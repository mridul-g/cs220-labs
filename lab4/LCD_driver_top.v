==> flow/design.v <==
`timescale 1ns / 1ps
module LCD_driver_top(clk, LCD_RS, LCD_W, LCD_E, data);
	input clk;
	output LCD_RS, LCD_W, LCD_E;
	wire LCD_RS, LCD_W, LCD_E;
	output [3:0] data;
	wire [3:0] data;
	LCD_driver lcd("WELCOME TO CSE, ","IIT KANPUR      ", clk, LCD_E, LCD_RS, LCD_W, data);
endmodule
`timescale 1ns / 1ps
module LCD_driver(line1,line2,clk,LCD_RS,LCD_W,LCD_E,b3,b2,b1,b0
    );
	 input [127:0]line1;
	 input [127:0]line2;
	 input clk;
	 output LCD_RS, LCD_W, LCD_E, b3, b2, b1, b0;
	 reg LCD_RS, LCD_W, LCD_E, b3, b2, b1, b0;
	 reg [32:0] counter;
	 reg [30:0] state;
	 reg [10:0] ind1;
	 reg [10:0] ind2;
	 reg [10:0] ind3;
	 reg [10:0] ind4;
	 reg state2;
	 initial begin
		counter=0;
		state=0;
		state2=0;
		ind1=127;
		ind2=126;
		ind3=125;
		ind4=124;
		LCD_RS=0;
		LCD_W=0;
		LCD_E=0;
		b3=0;
		b2=0;
		b1=0;
		b0=0;
	end
	 always@(posedge clk)
	 begin
	 if((counter==1000000))
	 begin
		 if((state==0 || state==3 || state==6))	begin
				LCD_E<=0;
				state<=state+1;
		 end
		 else if((state==1 || state==4 || state==7))	begin
				LCD_RS<=0;
				LCD_W<=0;
				b3<=0;
				b2<=0;
				b1<=1;
				b0<=1;
				state<=state+1;
		 end
		 else if((state==137 || state==134 || state==131 || state==128 || state==125 || state==122 || state==119 || state==116 || state==113 || state==110 || state==107 || state==104 || state==101 || state==98 || state==95 || state==92 || state==89 || state==86 || state==83 || state==80 || state==77 || state==74 || state==71 || state==68 || state==65 || state==62 || state==59 || state==56 || state==53 || state==50 || state==47 || state==44 || state==41 || state==38 || state==35 || state==32 || state==29 || state==26 || state==23 || state==20 || state==17 || state==14 || state==2 || state==5 || state==8 || state==11))	begin
				LCD_E<=1;
				state<=state+1;
		 end
		 else if((state==135 || state==132 || state==129 || state==126 || state==123 || state==120 || state==117 || state==114 || state==111 || state==108 || state==105 || state==102 || state==99 || state==96 || state==93 || state==90 || state==87 || state==84 || state==81 || state==78 || state==75 || state==72 || state==69 || state==66 || state==63 || state==60 || state==57 || state==54 || state==51 || state==48 || state==45 || state==42 || state==39 || state==36 || state==33 || state==30 || state==27 || state==24 || state==21 || state==18 || state==15 || state==9 || state==12))	begin
				LCD_E<=0;
				state<=state+1;
		 end
		 else if((state==136 || state==133 || state==130 || state==127 || state==124 || state==121 || state==118 || state==115 || state==112 || state==109 || state==106 || state==103 || state==100 || state==97 || state==94 || state==91 || state==88 || state==85 || state==82 || state==79 || state==76 || state==73 || state==70 || state==67 || state==64 || state==61 || state==58 || state==55 || state==52 || state==49 || state==46 || state==43))	begin
				LCD_RS<=1;
				LCD_W<=0;
				if(state2==0)
				begin
				b3<=line1[ind1];
				b2<=line1[ind2];
				b1<=line1[ind3];
				b0<=line1[ind4];
				end
				if(state2==1)
				begin
				b3<=line2[ind1];
				b2<=line2[ind2];
				b1<=line2[ind3];
				b0<=line2[ind4];
				end
				ind1<=ind1-4;
				ind2<=ind2-4;
				ind3<=ind3-4;
				ind4<=ind4-4;
				state<=state+1;
		 end
		 else if((state==10 || state==13))	begin
				LCD_RS<=0;
				LCD_W<=0;
				b3<=0;
				b2<=0;
				b1<=1;
				b0<=0;
				state<=state+1;
		 end
		 else if((state==16 || state==37))	begin
				LCD_RS<=0;
				LCD_W<=0;
				b3<=1;
				b2<=0;
				b1<=0;
				b0<=0;
				state<=state+1;
		 end
		 else if((state==142 || state==40 || state==31 || state==19 || state==25))	begin
				LCD_RS<=0;
				LCD_W<=0;
				b3<=0;
				b2<=0;
				b1<=0;
				b0<=0;
				state<=state+1;
		 end
		 else if((state==22))	begin
				LCD_RS<=0;
				LCD_W<=0;
				b3<=0;
				b2<=1;
				b1<=1;
				b0<=0;
				state<=state+1;
		 end
		 else if((state==139 || state==28))	begin
				LCD_RS<=0;
				LCD_W<=0;
				b3<=1;
				b2<=1;
				b1<=0;
				b0<=0;
				state<=state+1;
		 end
		 else if((state==34))	begin
				LCD_RS<=0;
				LCD_W<=0;
				b3<=0;
				b2<=0;
				b1<=0;
				b0<=1;
				state<=state+1;
		 end
		 else if((state==143))	begin
			LCD_E<=1;
			state2<=1;
			ind1<=127;
			ind2<=126;
			ind3<=125;
			ind4<=124;
			state<=42;
		 end
		 else if((state==138 || state==141))	begin
				LCD_E<=0;
				if(state2==1)	begin
				counter<=0;
		state<=0;
		state2<=0;
		ind1<=127;
		ind2<=126;
		ind3<=125;
		ind4<=124;
		LCD_RS<=0;
		LCD_W<=0;
		LCD_E<=0;
		b3<=0;
		b2<=0;
		b1<=0;
		b0<=0;
				end
				else	begin
				state<=state+1;
				end
		 end
		 else if((state==140))	begin
				LCD_E<=1;
				state<=state+1;
		 end
			counter<=0;
	 end
	 else 
			counter<=counter+1;
	 end
endmodule
Tool chain data of LCD_driver_top
What the tools print for LCD_driver_top, step after step. Line numbers count from 1 in the design file above. A cell with n/a has no value.

Top: LCD_driver_top. Clock input: clk. Standard-cell library: sky130hd. Library corner: tt_025C_1v80.

Elaborated design
Source: Yosys, flattened and elaborated, memories not mapped. Widths are those after wreduce. Registers that Yosys merges into a memory's read port (data or address) are not register bits. Print and check cells do not count. Equal cells are merged and count once.

Bitwise operators: 11. Under mux-type cells stands 63. For shifts and indexed selects the number is 2. The entry for reduce/logical cells reads 143. Under eq/ne operators stands 161. For add/subtract/negate cells the number is 3.

Operators by type and width (number): 31-bit by 7-bit equality test with 1-bit output with constant B (64); 31-bit by 6-bit equality test with 1-bit output with constant B (32); 31-bit by 5-bit equality test with 1-bit output with constant B (16); 31-bit by 8-bit equality test with 1-bit output with constant B (16); 31-bit two-way mux (15); 128-bit by 11-bit variable part select with 1-bit output with constant A (2); 31-bit by 4-bit equality test with 1-bit output with constant B (8); 1-bit logical OR (130); 31-bit by 3-bit equality test with 1-bit output with constant B (4); 11-bit two-way mux (10); 31-bit by 2-bit equality test with 1-bit output with constant B (2); 1-bit two-way mux (38); 33-bit by 1-bit adder with 33-bit output with constant B (1); 33-bit by 20-bit equality test with 1-bit output with constant B (1); 31-bit by 1-bit adder with 31-bit output with constant B (1); 31-bit by 1-bit equality test with 1-bit output with constant B (1); 31-bit zero test (1); 4-bit by 1-bit != test with 1-bit output with constant B (7); 13-bit AND reduction (2); 2-bit by 1-bit != test with 1-bit output with constant B (9); 9-bit nonzero test (2); 14-bit nonzero test (1); 1-bit NOT (11); 11-bit by 3-bit subtractor with 11-bit output with constant B (1); 10-bit AND reduction (1); 9-bit by 1-bit != test with 1-bit output with constant B (1); 7-bit AND reduction (1); 3-bit nonzero test (2).

Other operator kinds: 3; their cells: 3.

For cells after elaboration the number is 391. Under output and inout bits stands 7. For input bits the number is 1. The entry for bits in registers reads 80.

Logic depth
Longest topological path by Yosys (ltp), each cell counted once; first at word level (registers and memories cut), then after technology mapping (sequential cells cut; the memories' decode and read muxes count).

Under depth in word-level cells stands 49. ABC_AREA: 0. The figure for gate-level depth with buffers is 11.

Synthesis result
Yosys stat after the flow's synthesis: flattened, memories mapped to cells. It holds for the ABC_AREA given above (unset counts as 0); a run with the other value may have another netlist. The area totals of this step are shown rounded.

For chip area (Yosys) the number is 4488 um^2. Under standard cells after synthesis stands 471. The entry for flip-flop cells reads 73.

Cells by type (number): sky130_fd_sc_hd__edfxtp_1 (40); sky130_fd_sc_hd__dfxtp_1 (33); sky130_fd_sc_hd__xnor2_1 (45); sky130_fd_sc_hd__nand3_1 (32); sky130_fd_sc_hd__xor2_1 (18); sky130_fd_sc_hd__nand2_1 (41); sky130_fd_sc_hd__nor2_1 (41); sky130_fd_sc_hd__nor4_1 (15); sky130_fd_sc_hd__and3_1 (14); sky130_fd_sc_hd__ha_1 (7); sky130_fd_sc_hd__mux2i_1 (8); sky130_fd_sc_hd__nor4b_1 (9); sky130_fd_sc_hd__buf_4 (10); sky130_fd_sc_hd__nand4_1 (11); sky130_fd_sc_hd__a21oi_1 (13); sky130_fd_sc_hd__inv_1 (14); sky130_fd_sc_hd__nor3_1 (10); sky130_fd_sc_hd__nand3b_1 (6).

Other cell types: 49; their cells: 104. By module: a second synthesis without flattening, with its own total; a netlist apart from the flattened one above.

Cell total of the unflattened synthesis: 732. The entry for area (unflattened synthesis) reads 7311 um^2.

Each row is one instance without its submodules.

By module: LCD_driver (times used 1, cells 727, area 7281 um^2); LCD_driver_top (times used 1, cells 5, area 30.0 um^2).

Worst setup path after synthesis
Path of least setup slack by OpenSTA after synthesis, without wires, with an ideal clock, recovery checks aside; 20% of the period is set as input and as output delay. Where synthesis merged equal registers, the netlist keeps one of their names.

Path kind: flip-flop to flip-flop. From: register lcd.state[22]. To: register lcd.state[0]. The entry for path slack reads -0.235 ns. Arrival time: 2.792 ns. Buffers on the path: 1. The entry for time at the first pin reads 0.000 ns. Clock period: 2.95 ns. Driving pins on the path: 9. Under path delay stands 3.185 ns. Period reached after synthesis: 3.185 ns.

"path delay" = arrival - input delay + setup time. "driving pins on the path": output pins that drive a net of the path, with the launching flip-flop's if there is one; two outputs of one cell count as two. "period reached after synthesis" is the clock period less the worst setup slack; recovery checks do not enter. This is arithmetic on one report: input and output delays are still those of the set period (20% each). Between the ends stands the longest chain of elaborated cells between them, by number of cells; it is not shown to be the way that was timed. Of several equally long chains one is given. Each line given opens the expression or statement behind the cell; cells for indexed reads and writes are added by Yosys, which also makes memories of some case tables. A register here has more assigning lines than the two given. The path ends at the enable pin of a flip-flop; only ways to that pin are counted.

Cells stage by stage: sky130_fd_sc_hd__edfxtp_1 > sky130_fd_sc_hd__nor4_1 > sky130_fd_sc_hd__nand4_1 > sky130_fd_sc_hd__or2_0 > sky130_fd_sc_hd__clkbuf_1 > sky130_fd_sc_hd__nor4_1 > sky130_fd_sc_hd__nor3_1 > sky130_fd_sc_hd__a31oi_1 > sky130_fd_sc_hd__o31a_1. Under length of the longest elaborated chain stands 48. The figure for elaborated cells on any way between the ends is 276. The figure for RTL lines with such cells is 14.

RTL lines, path post-synthesis: start: declaration (RTL line 19) `reg [30:0] state;`; start: assignment (RTL line 47) `state<=state+1;`; start: assignment (RTL line 56) `state<=state+1;`; 31-bit by 8-bit equality test with 1-bit output (RTL line 58) `else if((state==137 || state==134 || state==131 || state==128 || state==125 || state==122 || state==119 || sta ...`; 1-bit logical OR (45 in a row) (RTL line 58); 14-bit nonzero test; 2-bit AND reduction; end: assignment (RTL line 56); end: assignment (RTL line 60) `state<=state+1;`; end: declaration (RTL line 19).

Path in the finished layout
Path of least setup slack in the final report of record 1 (OpenROAD, finished layout, wires in). Where an end is a register, its clock arrival counts in the times.

Path kind: flip-flop to flip-flop. From: register lcd.state[3]. To: register lcd.ind1[5]. Buffers on the path: 0. Driving pins on the path: 7. The entry for time at the first pin reads 0.33 ns. Arrival time: 3.77 ns. The entry for path slack reads 1.63 ns. Clock period: 5.44 ns.

Between the ends stands the longest chain of elaborated cells between them, by number of cells; it is not shown to be the way that was timed. Of several equally long chains one is given. A register here has more assigning lines than the two given. The path ends at the enable pin of a flip-flop; only ways to that pin are counted.

Cells stage by stage: sky130_fd_sc_hd__edfxtp_1 > sky130_fd_sc_hd__mux2i_4 > sky130_fd_sc_hd__a22oi_1 > sky130_fd_sc_hd__a221o_1 > sky130_fd_sc_hd__nor4_2 > sky130_fd_sc_hd__a21oi_1 > sky130_fd_sc_hd__nor3b_1. Under length of the longest elaborated chain stands 48. The figure for elaborated cells on any way between the ends is 286. The figure for RTL lines with such cells is 13.

RTL lines, path post-layout: start: declaration (RTL line 19) `reg [30:0] state;`; start: assignment (RTL line 47) `state<=state+1;`; start: assignment (RTL line 56) `state<=state+1;`; 31-bit by 8-bit equality test with 1-bit output (RTL line 58) `else if((state==137 || state==134 || state==131 || state==128 || state==125 || state==122 || state==119 || sta ...`; 1-bit logical OR (45 in a row) (RTL line 58); 1-bit NOT; 13-bit AND reduction; end: assignment (RTL line 83) `ind1<=ind1-4;`; end: assignment (RTL line 146) `ind1<=127;`; end: declaration (RTL line 20) `reg [10:0] ind1;`.

Memo
Re: implementation data of LCD_driver_top

Top module LCD_driver_top; platform sky130hd; tools Yosys and OpenROAD; 2 stored runs in no particular order. Input and output delays are each 20% of the period that was set; the output load is 0.01 pF. "allowed time less slack (worst setup path)": the worst setup path's part of the clock period (all of it between registers, 20% less for each end at a port) less its slack. A launch clock that arrives late makes it longer, a capture clock that arrives late makes it shorter. "total design power" rests on the timing tool's default activity at the inputs, not on a simulated workload. The measured numbers are rounded.

Record 1 has these settings: period_ns 5.44; CORE_UTILIZATION 66; SETUP_SLACK_MARGIN 0.33; PLACE_DENSITY 0.76; CORE_ASPECT_RATIO 1.68; TNS_END_PERCENT 20; GPL_TIMING_DRIVEN 1; CTS_CLUSTER_SIZE 33; MIN_ROUTING_LAYER met1; CAP_MARGIN 20; CORE_MARGIN 2; SLEW_MARGIN 20. The final design utilization comes to 72.0 %. The standard-cell area after layout is 4,816 um^2. The synthesized cell area stands at 4,488 um^2. The measured allowed time less slack (worst setup path) is 3.81 ns. Kind of the worst setup path: flip-flop to flip-flop. The measured total design power is 1,214 µW. The measured worst setup slack after layout is 1.629 ns. The overall die area comes to 7,498 um^2.

Record 2 has these settings: period_ns 2.63; CORE_UTILIZATION 35; PLACE_DENSITY_LB_ADDON 0.17; CORE_MARGIN 3; ABC_AREA 0; GPL_TIMING_DRIVEN 0; CTS_CLUSTER_SIZE 58; CAP_MARGIN 5; SLEW_MARGIN 40. The final design utilization comes to 45.7 %. The standard-cell area after layout is 5,607 um^2. The synthesized cell area stands at 4,488 um^2. The measured allowed time less slack (worst setup path) is 2.88 ns. Kind of the worst setup path: flip-flop to flip-flop. The measured total design power is 2,365 µW. The measured worst setup slack after layout is -0.252 ns. The overall die area comes to 14,220 um^2.
